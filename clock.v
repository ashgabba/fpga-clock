==> flow/design.v <==
`timescale 1ns / 1ps
module clock(
    input clk,rst,
    output reg [3:0] an,
    output reg [0:6] seg
    );
    reg count_state;
  	reg alrm_state;
  	reg cnt_alrm_state;
  	reg alrm_activated;
    reg [1:0] digit_select;
    reg [3:0] sel,an0,an1,an2,an3;
    reg [18:0] digSelCnt;
    reg [26:0] count;
    always @(posedge clk) begin
        if(rst) begin
            	count_state <= 1;	 
  		    	alrm_state <= 0;
  		    	cnt_alrm_state <= 0;
          		alrm_activated <= 0;
            	count <= 0;
            	an0 <= 0;  
        		an1 <= 0;
          		an2 <= 2;
          		an3 <= 1; 
                end
      else if(count_state || cnt_alrm_state) begin
          		if(count==999 && an3==1 && an2==2 && an1==5 && an0==9) begin	 
                	count <= 0;
                	an0 <= 0; 
                	an1 <= 0;
                	an2 <= 1;
                	an3 <= 0; end
          		else if(count==999 && an3==0 && an2==9 && an1==5 && an0==9) begin	 
                	count <= 0;
              		an0 <= 0;
              		an1 <= 0;
              		an2 <= 0;
              		an3 <= 1; end
          		else if(count==999 && an1==5 && an0==9) begin   
            		count <= 0;
            		an0 <= 0;
            		an1 <= 0;
                	an2 <= an2 + 1; end		 
          		else if(count==999 && an1<5 && an0==9) begin	 
                	count <= 0;
            		an0 <= 0;
            		an1 <= an1 + 1; end	 
          		else if(count==999 && an0<9) begin
                	count <= 0;
            		an0 <= an0 + 1; end	 
          		else
            		count <= count + 1;	 
           end  
      end  
        always @(posedge clk) begin
            if(rst) begin
                digSelCnt <= 0;
                digit_select <= 0; end
            else if(!rst) begin
                if(digSelCnt==3) begin
                    digSelCnt <= 0;
                    digit_select <= digit_select + 1; end
                else 
                    digSelCnt <= digSelCnt + 1;
            end  
        end  
    always @(digit_select) begin
        case(digit_select)
            2'b00: begin an <= 4'b1110;     
                         sel <= an0; end
            2'b01: begin an <= 4'b1101;     
              			 sel <= an1; end
            2'b10: begin an <= 4'b1011;     
              			 sel <= an2; end
            2'b11: begin an <= 4'b0111;     
              			 sel <= an3; end
        endcase
    end	 
    always @(sel) begin
      case(sel)
        4'b0000: seg <= 7'b000_0001;  
        4'b0001: seg <= 7'b100_1111;  
        4'b0010: seg <= 7'b001_0010;  
        4'b0011: seg <= 7'b000_0110;  
        4'b0100: seg <= 7'b100_1100;  
        4'b0101: seg <= 7'b010_0100;  
        4'b0110: seg <= 7'b010_0000;  
        4'b0111: seg <= 7'b000_1111;  
        4'b1000: seg <= 7'b000_0000;  
        4'b1001: seg <= 7'b000_0100;  
        default: seg <= 7'b000_0001;  
      endcase
    end
endmodule
# --- Tool chain data of clock ---
# What the tools print for clock, step after step.
# Line numbers count from 1 in the design file above.
# Operators: Yosys type, input widths -> output width; for muxes data width and select width s.
# Cell names lack the library's common part.
design:
  top_module: "clock"
  clock_port: "clk"
  cell_library: "sky130hd"
  lib_corner: "tt_025C_1v80"

# --- After elaboration ---
# Counts by Yosys on the flattened word-level netlist (proc, flatten, opt, wreduce; memories kept). Register bits leave out memories and registers merged into their read ports (data or address). Print and check cells are left out. Cells with the same type and inputs are merged into one.
# Yosys's memory passes give these memory sizes; they may raise the number of words (mostly to a power of two), join words into wider ones and drop unused or constant bits.
bits:
  mem_bits_rw: 0
  latch_bits: 0
  clocked_rd_ports_x_width: 0
  mem_bits_ro: 112
  word_cells: 63
  mem_count: 1
  reg_bits: 64
mem_list:
  columns: ["name", "words", "word_bits", "rd", "wr", "line_no", "source"]
  rows:
  - ["(no name shown)", 16, 7, 1, 0, 81, "case(sel)"]
op_classes:
  addsub: 6
  shift: 0
  compare: 2
  n_eq: 10
  multipliers: 0
  n_logic: 0
  reduce_logical: 21
  div: 0
  n_mux: 16
ops:
  columns: ["cell", "n"]
  rows:
  - ["$mux 4", 14]
  - ["$pmux 4 s4", 2]
  - ["$add 27x1->27 const B", 1]
  - ["$eq 27x10->1 const B", 1]
  - ["$add 19x1->19 const B", 1]
  - ["$eq 19x2->1 const B", 1]
  - ["$logic_and 1x1->1", 13]
  - ["$add 4x1->4 const B", 3]
  - ["$eq 4x4->1 const B", 2]
  - ["$reduce_or 6->1", 1]
  - ["$reduce_bool 5->1", 1]
  - ["$eq 2x2->1 const B", 2]
  - ["$eq 4x1->1 const B", 1]
  - ["$eq 4x2->1 const B", 1]
  - ["$lt 4x3->1 const B", 1]
  - ["$eq 4x3->1 const B", 1]
  - ["$lt 4x4->1 const B", 1]
  - ["$logic_not 4->1", 1]
  - ["$reduce_bool 4->1", 1]
  - ["$reduce_bool 3->1", 1]
  - ["$add 2x1->2 const B", 1]
  - ["$eq 2x1->1 const B", 1]
  - ["$logic_not 2->1", 1]
  - ["$reduce_bool 2->1", 1]
  - ["$reduce_or 2->1", 1]

# --- Longest topological paths ---
# Yosys ltp: most cells in a row. Word level: on the elaborated netlist, between registers, memories and ports. Mapped: between sequential cells and ports; inverters and the memories' decode and read muxes count.
logic_depth:
  depth_word: 7
  ABC_AREA: 0
  mapped_depth: 9
  mapped_depth_nobuf: 8

# --- Mapped cells and area ---
# The flow's flattened synthesis, as Yosys stat reports it; memories are mapped. The netlist is that of the ABC_AREA named above (0 if unset); the other value can give another one.
# The area totals of this step are shown rounded.
types:
  columns: ["cell", "n"]
  rows:
  - ["dfxtp_1", 61]
  - ["ha_1", 19]
  - ["xnor2_1", 19]
  - ["a211oi_1", 19]
  - ["nor3_1", 23]
  - ["inv_1", 28]
  - ["nand3_1", 21]
  - ["or4_1", 14]
  - ["nor2_1", 26]
  - ["o31ai_1", 13]
  - ["nand2_1", 25]
  - ["nand4_1", 15]
  - ["nor4_1", 13]
  - ["or3_1", 10]
  - ["xor2_1", 7]
  - ["clkbuf_1", 16]
  - ["o21ai_0", 12]
  - ["and4_1", 6]
# Other cell types: 34; their cells: 73.
synth_totals:
  mapped_area_um2: 3510
  seq_area_um2: 1220
  stdcells: 420
  ff_cells: 61

# --- Worst setup path after synthesis ---
# Source: OpenSTA report_checks on the synthesized netlist (no wires, ideal clock, input and output delay 20% of the period each), path of least setup slack; recovery checks are left aside. Register names are those of the netlist, which keeps one name where synthesis merged equal registers.
synth_timing:
  path_type: "reg-to-output"
  start: "reg digit_select[0]"
  end: "out seg[3]"
  tclk_ns: 4.66
  path_slack_ns: 1.810
  out_delay_ns: 0.932
  path_delay_ns: 1.918
  path_stages: 10
  arrival_ns: 1.918
  period_less_setup_slack_ns: 2.85
# "path_delay_ns" = arrival - input delay + setup time.
# A path that ends at an output port has no setup time.
# "path_stages": output pins that drive a net of the path, with the launching flip-flop's if there is one; two outputs of one cell count as two.
# "period_less_setup_slack_ns" is the clock period less the worst setup slack; recovery checks do not enter. This is arithmetic on one report: input and output delays are still those of the set period (20% each).
# Between the ends stands the longest chain of elaborated cells between them, by number of cells; it is not shown to be the way that was timed. Of several equally long chains one is given.
# A line is the first line of the expression or statement that the cell stems from. Yosys adds cells for indexed reads and writes and turns some case tables into memories.
# A memory read counts as a cell of the chain, while the word-level depth stops at memories.
synth_via:
  cell_sequence: "dfxtp_1 -> inv_1 -> ha_1 -> clkbuf_1 -> inv_1 -> o21ai_0 -> inv_1 -> ha_1 -> nand2_1 -> a21oi_1"
  elab_chain_len: 3
synth_lines:
  columns: ["element", "line_no", "source"]
  rows:
  - ["from (decl)", 11, "reg [1:0] digit_select;"]
  - ["from (assign)", 59, "digit_select <= 0; end"]
  - ["from (assign)", 63, "digit_select <= digit_select + 1; end"]
  - ["$eq 2x2->1", 69, "case(digit_select)"]
  - ["$pmux 4 s4", 69, null]
  - ["$mem_v2 16x7", 81, "case(sel)"]
  - ["to (decl)", 5, "output reg [0:6] seg"]
# Some nets on the timed path still bear RTL names; the line given drives or declares the net.
synth_nets:
  columns: ["net", "line_no"]
  rows:
  - ["an[0]", 69]

# --- Path in the finished layout ---
# From the final timing report of job 1: the path of least setup slack in the routed layout; clock arrival at registers is part of the times.
layout_timing:
  path_type: "reg-to-output"
  start: "reg digit_select[1]"
  end: "out seg[3]"
  tclk_ns: 3.81
  arrival_ns: 2.80
  path_slack_ns: 0.25
  out_delay_ns: 0.76
  path_stages: 10
# Between the ends stands the longest chain of elaborated cells between them, by number of cells; it is not shown to be the way that was timed. Of several equally long chains one is given.
# A memory read counts as a cell of the chain, while the word-level depth stops at memories.
layout_via:
  cell_sequence: "dfxtp_1 -> inv_1 -> ha_1 -> a221o_1 -> o21ai_0 -> inv_1 -> ha_1 -> nand2_1 -> a21oi_1 -> clkdlybuf4s50_1"
  elab_chain_len: 3
layout_lines:
  columns: ["element", "line_no", "source"]
  rows:
  - ["from (decl)", 11, "reg [1:0] digit_select;"]
  - ["from (assign)", 59, "digit_select <= 0; end"]
  - ["from (assign)", 63, "digit_select <= digit_select + 1; end"]
  - ["$eq 2x2->1", 69, "case(digit_select)"]
  - ["$pmux 4 s4", 69, null]
  - ["$mem_v2 16x7", 81, "case(sel)"]
  - ["to (decl)", 5, "output reg [0:6] seg"]

Flow measurements of clock on sky130hd: 2 stored runs with different settings, listed in no order. Input and output delays are each 20% of the period that was set; the output load is 0.01 pF.
"timing.achieved_period_ns" = clock period - worst setup slack. The figure is calculated, with input and output delays left at 20% of the set period.
"timing.worst_path_ns": the worst setup path's part of the clock period (all of it between registers, 20% less for each end at a port) less its slack. A launch clock that arrives late makes it longer, a capture clock that arrives late makes it shorter.
"total_power_mw" is the tool's figure for a default switching activity; nothing was simulated.
Measured values are rounded.

--- job 1 ---
==> flow/run.sh <==
#!/bin/bash
# the make line also repeats the synthesis and layout settings of config.mk as NAME=value (left out here)
make -C /OpenROAD-flow-scripts/flow DESIGN_CONFIG=/design/flow/config.mk WORK_HOME=/design/flow/orfs CLKGATE_MAP_FILE= finish
==> flow/config.mk <==
export PLATFORM = sky130hd
export DESIGN_NAME = clock
export DESIGN_NICKNAME = clock
export VERILOG_FILES = /design/flow/design.v
export SDC_FILE = /design/flow/constraint.sdc
export NUM_CORES = 4
export LEC_CHECK = 0
export CAP_MARGIN = 25
export CELL_PAD_IN_SITES_GLOBAL_PLACEMENT = 3
export CORE_MARGIN = 2
export CORE_UTILIZATION = 28
export HOLD_SLACK_MARGIN = 0.18
export MIN_ROUTING_LAYER = met1
export PLACE_DENSITY_LB_ADDON = 0.26
export SETUP_SLACK_MARGIN = -0.16
export SLEW_MARGIN = 20
==> flow/constraint.sdc <==
create_clock -name core_clock -period 3.81 [get_ports {clk}]
set_input_delay 0.7620 -clock core_clock [delete_from_list [all_inputs] [get_ports {clk}]]
set_output_delay 0.7620 -clock core_clock [all_outputs]
set_load 0.01 [all_outputs]

==> results, as YAML <==
results:
  utilization_frac: 0.343
  yosys_chip_area_um2: 3510
  final_setup_ws_ns: 0.246
  total_power_mw: 1.66
  timing.achieved_period_ns: 3.564
  timing.worst_path_ns: 2.80
  timing.worst_path_kind: "reg-to-output"
  total_die_area_um2: 13400
  timing.setup.tns_ns: 0.000
  post_route_stdcell_area_um2: 4150
  worst_hold_slack_ns: 0.464

--- job 2 ---
==> flow/run.sh <==
#!/bin/bash
# the make line also repeats the synthesis and layout settings of config.mk as NAME=value (left out here)
make -C /OpenROAD-flow-scripts/flow DESIGN_CONFIG=/design/flow/config.mk WORK_HOME=/design/flow/orfs CLKGATE_MAP_FILE= finish
==> flow/config.mk <==
export PLATFORM = sky130hd
export DESIGN_NAME = clock
export DESIGN_NICKNAME = clock
export VERILOG_FILES = /design/flow/design.v
export SDC_FILE = /design/flow/constraint.sdc
export NUM_CORES = 4
export LEC_CHECK = 0
export ABC_AREA = 1
export CAP_MARGIN = 20
export CORE_MARGIN = 2
export CORE_UTILIZATION = 68
export HOLD_SLACK_MARGIN = 0.28
export PLACE_DENSITY_LB_ADDON = 0.15
export SETUP_SLACK_MARGIN = 0.11
export SLEW_MARGIN = 20
export TNS_END_PERCENT = 20
==> flow/constraint.sdc <==
create_clock -name core_clock -period 1.84 [get_ports {clk}]
set_input_delay 0.3680 -clock core_clock [delete_from_list [all_inputs] [get_ports {clk}]]
set_output_delay 0.3680 -clock core_clock [all_outputs]
set_load 0.01 [all_outputs]

==> results, as YAML <==
outcome: "unfinished; error DPL-0033 in routing"
